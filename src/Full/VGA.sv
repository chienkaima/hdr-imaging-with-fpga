==> flow/design.v <==
module vga(
    input  i_rst_n,
    input  i_clk_25M,
    output [7:0] VGA_B,
	output VGA_BLANK_N,
	output VGA_CLK,
	output [7:0] VGA_G,
	output VGA_HS,
	output [7:0] VGA_R,
	output VGA_SYNC_N,
	output VGA_VS,
    output [19:0] o_addr_display,
    input  [15:0] i_pixel_value,
    input i_start_display
);
    logic [9:0] x_cnt_r, x_cnt_w;
    logic [9:0] y_cnt_r, y_cnt_w;
    logic hsync_r, hsync_w, vsync_r, vsync_w;
    logic [7:0] vga_r_r, vga_g_r, vga_b_r, vga_r_w, vga_g_w, vga_b_w;
    logic [19:0] addr_display_r, addr_display_w;
    logic state_r, state_w;
    localparam H_FRONT  =   16;
    localparam H_SYNC   =   96;
    localparam H_BACK   =   48;
    localparam H_ACT    =   640;
    localparam H_BLANK  =   H_FRONT + H_SYNC + H_BACK;
    localparam H_TOTAL  =   H_FRONT + H_SYNC + H_BACK + H_ACT;
    localparam V_FRONT  =   10;
    localparam V_SYNC   =   2;
    localparam V_BACK   =   33;
    localparam V_ACT    =   480;
    localparam V_BLANK  =   V_FRONT + V_SYNC + V_BACK;
    localparam V_TOTAL  =   V_FRONT + V_SYNC + V_BACK + V_ACT;
    localparam S_IDLE    = 1'b0;
    localparam S_DISPLAY = 1'b1;
    assign VGA_CLK      =   i_clk_25M;
    assign VGA_HS       =   hsync_r;
    assign VGA_VS       =   vsync_r;
    assign VGA_R        =   vga_r_r;
    assign VGA_G        =   vga_g_r;
    assign VGA_B        =   vga_b_r;
    assign VGA_SYNC_N   =   1'b0;
    assign VGA_BLANK_N  =   ~((x_cnt_r < H_BLANK) || (y_cnt_r < V_BLANK));
    assign o_addr_display = addr_display_r;
    always_comb begin
        case(state_r)
            S_IDLE: begin
                x_cnt_w = 0;
            end
            S_DISPLAY: begin
                if (x_cnt_r == 800) begin
                    x_cnt_w = 0;
                end
                else begin
                    x_cnt_w = x_cnt_r + 1;
                end
            end
        endcase
    end
    always_comb begin
        case(state_r)
            S_IDLE: begin
                y_cnt_w = 0;
            end
            S_DISPLAY: begin
                if (y_cnt_r == 525) begin
                    y_cnt_w = 0;
                end
                else if (x_cnt_r == 800) begin
                    y_cnt_w = y_cnt_r + 1;
                end
                else begin
                    y_cnt_w = y_cnt_r;
                end
            end
        endcase
    end
    always_comb begin
        case(state_r)
            S_IDLE: begin
                hsync_w = 1'b1;
            end
            S_DISPLAY: begin
                if (x_cnt_r == 0) begin
                    hsync_w = 1'b0;
                end
                else if (x_cnt_r == H_SYNC) begin
                    hsync_w = 1'b1;
                end
                else begin
                    hsync_w = hsync_r;
                end
            end
        endcase
    end
    always_comb begin
        case(state_r)
            S_IDLE: begin
                vsync_w = 1'b1;
            end
            S_DISPLAY: begin
                if (y_cnt_r == 0) begin
                    vsync_w = 1'b0;
                end
                else if (y_cnt_r == V_SYNC) begin
                    vsync_w = 1'b1;                 
                end
                else begin
                    vsync_w = vsync_r;
                end
            end
        endcase
    end
    always_comb begin
        case(state_r)
            S_IDLE: begin
                addr_display_w = 20'd0;
                vga_r_w = 8'b0;
                vga_g_w = 8'b0;
                vga_b_w = 8'b0;
            end
            S_DISPLAY: begin
                if(addr_display_r == 20'd307200 ) begin
                    addr_display_w = 20'd0;
                    vga_r_w = 8'b0;
                    vga_g_w = 8'b0;
                    vga_b_w = 8'b0;
                end
                else if(x_cnt_r < (H_BLANK-1) || x_cnt_r > (H_TOTAL-2) || y_cnt_r < V_BLANK || y_cnt_r >= V_TOTAL) begin
                    addr_display_w = addr_display_r;
                    vga_r_w = 8'b0;
                    vga_g_w = 8'b0;
                    vga_b_w = 8'b0;
                end
                else begin
                    addr_display_w = addr_display_r + 20'd1;
                    vga_r_w = {i_pixel_value[0], i_pixel_value[1], i_pixel_value[2], i_pixel_value[3], i_pixel_value[4], i_pixel_value[5], i_pixel_value[6], i_pixel_value[7]}; 
                    vga_g_w = {i_pixel_value[0], i_pixel_value[1], i_pixel_value[2], i_pixel_value[3], i_pixel_value[4], i_pixel_value[5], i_pixel_value[6], i_pixel_value[7]}; 
                    vga_b_w = {i_pixel_value[0], i_pixel_value[1], i_pixel_value[2], i_pixel_value[3], i_pixel_value[4], i_pixel_value[5], i_pixel_value[6], i_pixel_value[7]}; 
                end
            end
        endcase
    end
    always_comb begin
        if(i_start_display) begin
            state_w = S_DISPLAY;
        end
        else begin
            state_w = state_r;
        end
    end
    always_ff @(posedge i_clk_25M or negedge i_rst_n) begin
        if (!i_rst_n) begin
            x_cnt_r <= 0;   
            y_cnt_r <= 0;
            hsync_r <= 1'b1;
            vsync_r <= 1'b1;
            vga_r_r <= 8'b0;
            vga_g_r <= 8'b0;
            vga_b_r <= 8'b0;
            addr_display_r <= 20'b0;
            state_r <= S_IDLE;
        end
        else begin
            x_cnt_r <= x_cnt_w;
            y_cnt_r <= y_cnt_w;
            hsync_r <= hsync_w;
            vsync_r <= vsync_w;
            vga_r_r <= vga_r_w;
            vga_g_r <= vga_g_w;
            vga_b_r <= vga_b_w;
            addr_display_r <= addr_display_w;
            state_r <= state_w;
        end
    end
endmodule
Reports on vga

What the tools print for vga, step after step.
Lines are those of the file above, counted from 1.
Operators: Yosys type, input widths -> output width; for muxes data width and select width s.
A cell with - has no value.

Design top: vga
Clock: i_clk_25M
Standard-cell library: sky130hd
Corner: tt_025C_1v80

Word-level counts

Counts by Yosys on the flattened word-level netlist (proc, flatten, opt, wreduce; memories kept). Register bits leave out memories and registers merged into their read ports (data or address). Print and check cells are left out. Cells with the same type and inputs are merged into one.

Flip-flop bits (word level): 51
Input port bits: 19
Output and inout bits: 49
Elaborated cells: 49

Add/subtract/negate cells: 3
Magnitude comparators: 5
Equal/unequal tests: 9
Multiplexer cells: 17
Bitwise logic cells: 2
Reductions and logical operators: 6

Operator list:

| operator              | count |
| $pmux 20 s2           | 1 |
| $pmux 10 s2           | 2 |
| $mux 20               | 2 |
| $mux 10               | 3 |
| $add 10x1->10 const B | 2 |
| $eq 10x10->1 const B  | 2 |
| $lt 10x8->1 const B   | 2 |
| $logic_not 10->1      | 2 |
| $add 20x1->20 const B | 1 |
| $eq 20x19->1 const B  | 1 |
| $pmux 8 s2            | 1 |
| $mux 8                | 2 |
| $ge 10x10->1 const B  | 1 |
| $gt 10x10->1 const B  | 1 |
| $eq 10x2->1 const B   | 1 |
| $lt 10x6->1 const B   | 1 |
| $eq 10x7->1 const B   | 1 |
| $ne 3x1->1 const B    | 3 |
| $logic_or 1x1->1      | 4 |
| $pmux 1 s2            | 2 |
| $mux 1                | 4 |
| $ne 3x3->1 const B    | 1 |
| $not 1->1             | 2 |

Logic depth

Yosys ltp: most cells in a row. Word level: on the elaborated netlist, between registers, memories and ports. Mapped: between sequential cells and ports; inverters and the memories' decode and read muxes count.

Depth after elaboration: 7
ABC_AREA: 0
Gate-level depth with buffers: 10
Gate-level depth less buffers: 7

After synthesis

Source: synth_stat.txt of the flow (Yosys; design flattened, memories mapped). It holds for the ABC_AREA given above (unset counts as 0); a run with the other value may have another netlist.

Cells in the netlist: 306
Cell area after synthesis: 0.0029028 mm^2
Area of sequential cells: 0.0012787 mm^2
Flip-flops: 51
Buffer cells: 38

Cell types:

| type                      | count | total area (um^2) |
| sky130_fd_sc_hd__dfrtp_1  | 49    | 1.23E+03 |
| sky130_fd_sc_hd__or4_1    | 19    | 142.637 |
| sky130_fd_sc_hd__buf_4    | 18    | 135.13 |
| sky130_fd_sc_hd__xor2_1   | 12    | 105.101 |
| sky130_fd_sc_hd__and3_1   | 16    | 100.096 |
| sky130_fd_sc_hd__ha_1     | 8     | 100.096 |
| sky130_fd_sc_hd__nand4_1  | 15    | 93.84 |
| sky130_fd_sc_hd__o31ai_1  | 12    | 90.086 |
| sky130_fd_sc_hd__nor2_1   | 22    | 82.579 |
| sky130_fd_sc_hd__a21oi_1  | 15    | 75.072 |
| sky130_fd_sc_hd__nand2_1  | 19    | 71.318 |
| sky130_fd_sc_hd__nand3_1  | 13    | 65.062 |
| sky130_fd_sc_hd__dfstp_2  | 2     | 52.55 |
| sky130_fd_sc_hd__and4_1   | 5     | 43.792 |
| sky130_fd_sc_hd__xnor2_1  | 5     | 43.792 |
| sky130_fd_sc_hd__clkbuf_1 | 11    | 41.29 |
| sky130_fd_sc_hd__nor4_1   | 6     | 37.536 |
| sky130_fd_sc_hd__and2_1   | 5     | 31.28 |

Not listed: further types 27, cells in them 54.

==> runs of vga <==
2 stored runs of vga in the flow (synthesis by Yosys, layout by OpenROAD, sky130hd cells), in arbitrary order. Constraints: input delay and output delay 20% of the set period each, output load 0.01 pF.
By "clock period reached" is meant the clock period of the run minus its worst setup slack. This is arithmetic on one report: input and output delays are still those of the set period (20% each).
"critical setup path time" = time allowed to the worst setup path (clock period - input delay - output delay, where it has them) - its slack; a late launch clock adds to it, a late capture clock takes from it.
"total power of the final layout": no workload was simulated; the value follows from the tool's default switching activity.
Among the settings, n/a means not set for that run.
Results: n/a = not shown.

| setting or result                             | flow run 1             | flow run 2 |
| period_ns                                     | 1.38                   | 3.69       |
| CAP_MARGIN                                    | 20                     | 20         |
| CORE_MARGIN                                   | 2                      | 4          |
| CORE_UTILIZATION                              | 40                     | 41         |
| SLEW_MARGIN                                   | 20                     | 20         |
| SETUP_SLACK_MARGIN                            | n/a                    | -0.34      |
| PLACE_DENSITY_LB_ADDON                        | n/a                    | 0.23       |
| CELL_PAD_IN_SITES_DETAIL_PLACEMENT            | n/a                    | 0          |
| GPL_ROUTABILITY_DRIVEN                        | n/a                    | 0          |
| CTS_CLUSTER_DIAMETER                          | n/a                    | 308        |
| MIN_ROUTING_LAYER                             | n/a                    | met2       |
| clock period reached (ns)                     | 2.228                  | n/a        |
| standard-cell area of the final layout (mm^2) | 0.0050011              | 0.0035134  |
| total power of the final layout (mW)          | 3.800                  | 1.230      |
| mapped cell area after synthesis (mm^2)       | 0.0029028              | 0.0029028  |
| post-route setup TNS (ns)                     | -32.923                | 0.000      |
| total die area (mm^2)                         | 0.007954               | 0.0084898  |
| worst slack on setup checks (ns)              | -0.848                 | 0.415      |
| utilization after routing                     | 0.701                  | 0.514      |
| critical setup path time (ns)                 | 2.23                   | n/a        |
| worst path kind                               | flip-flop to flip-flop | n/a        |
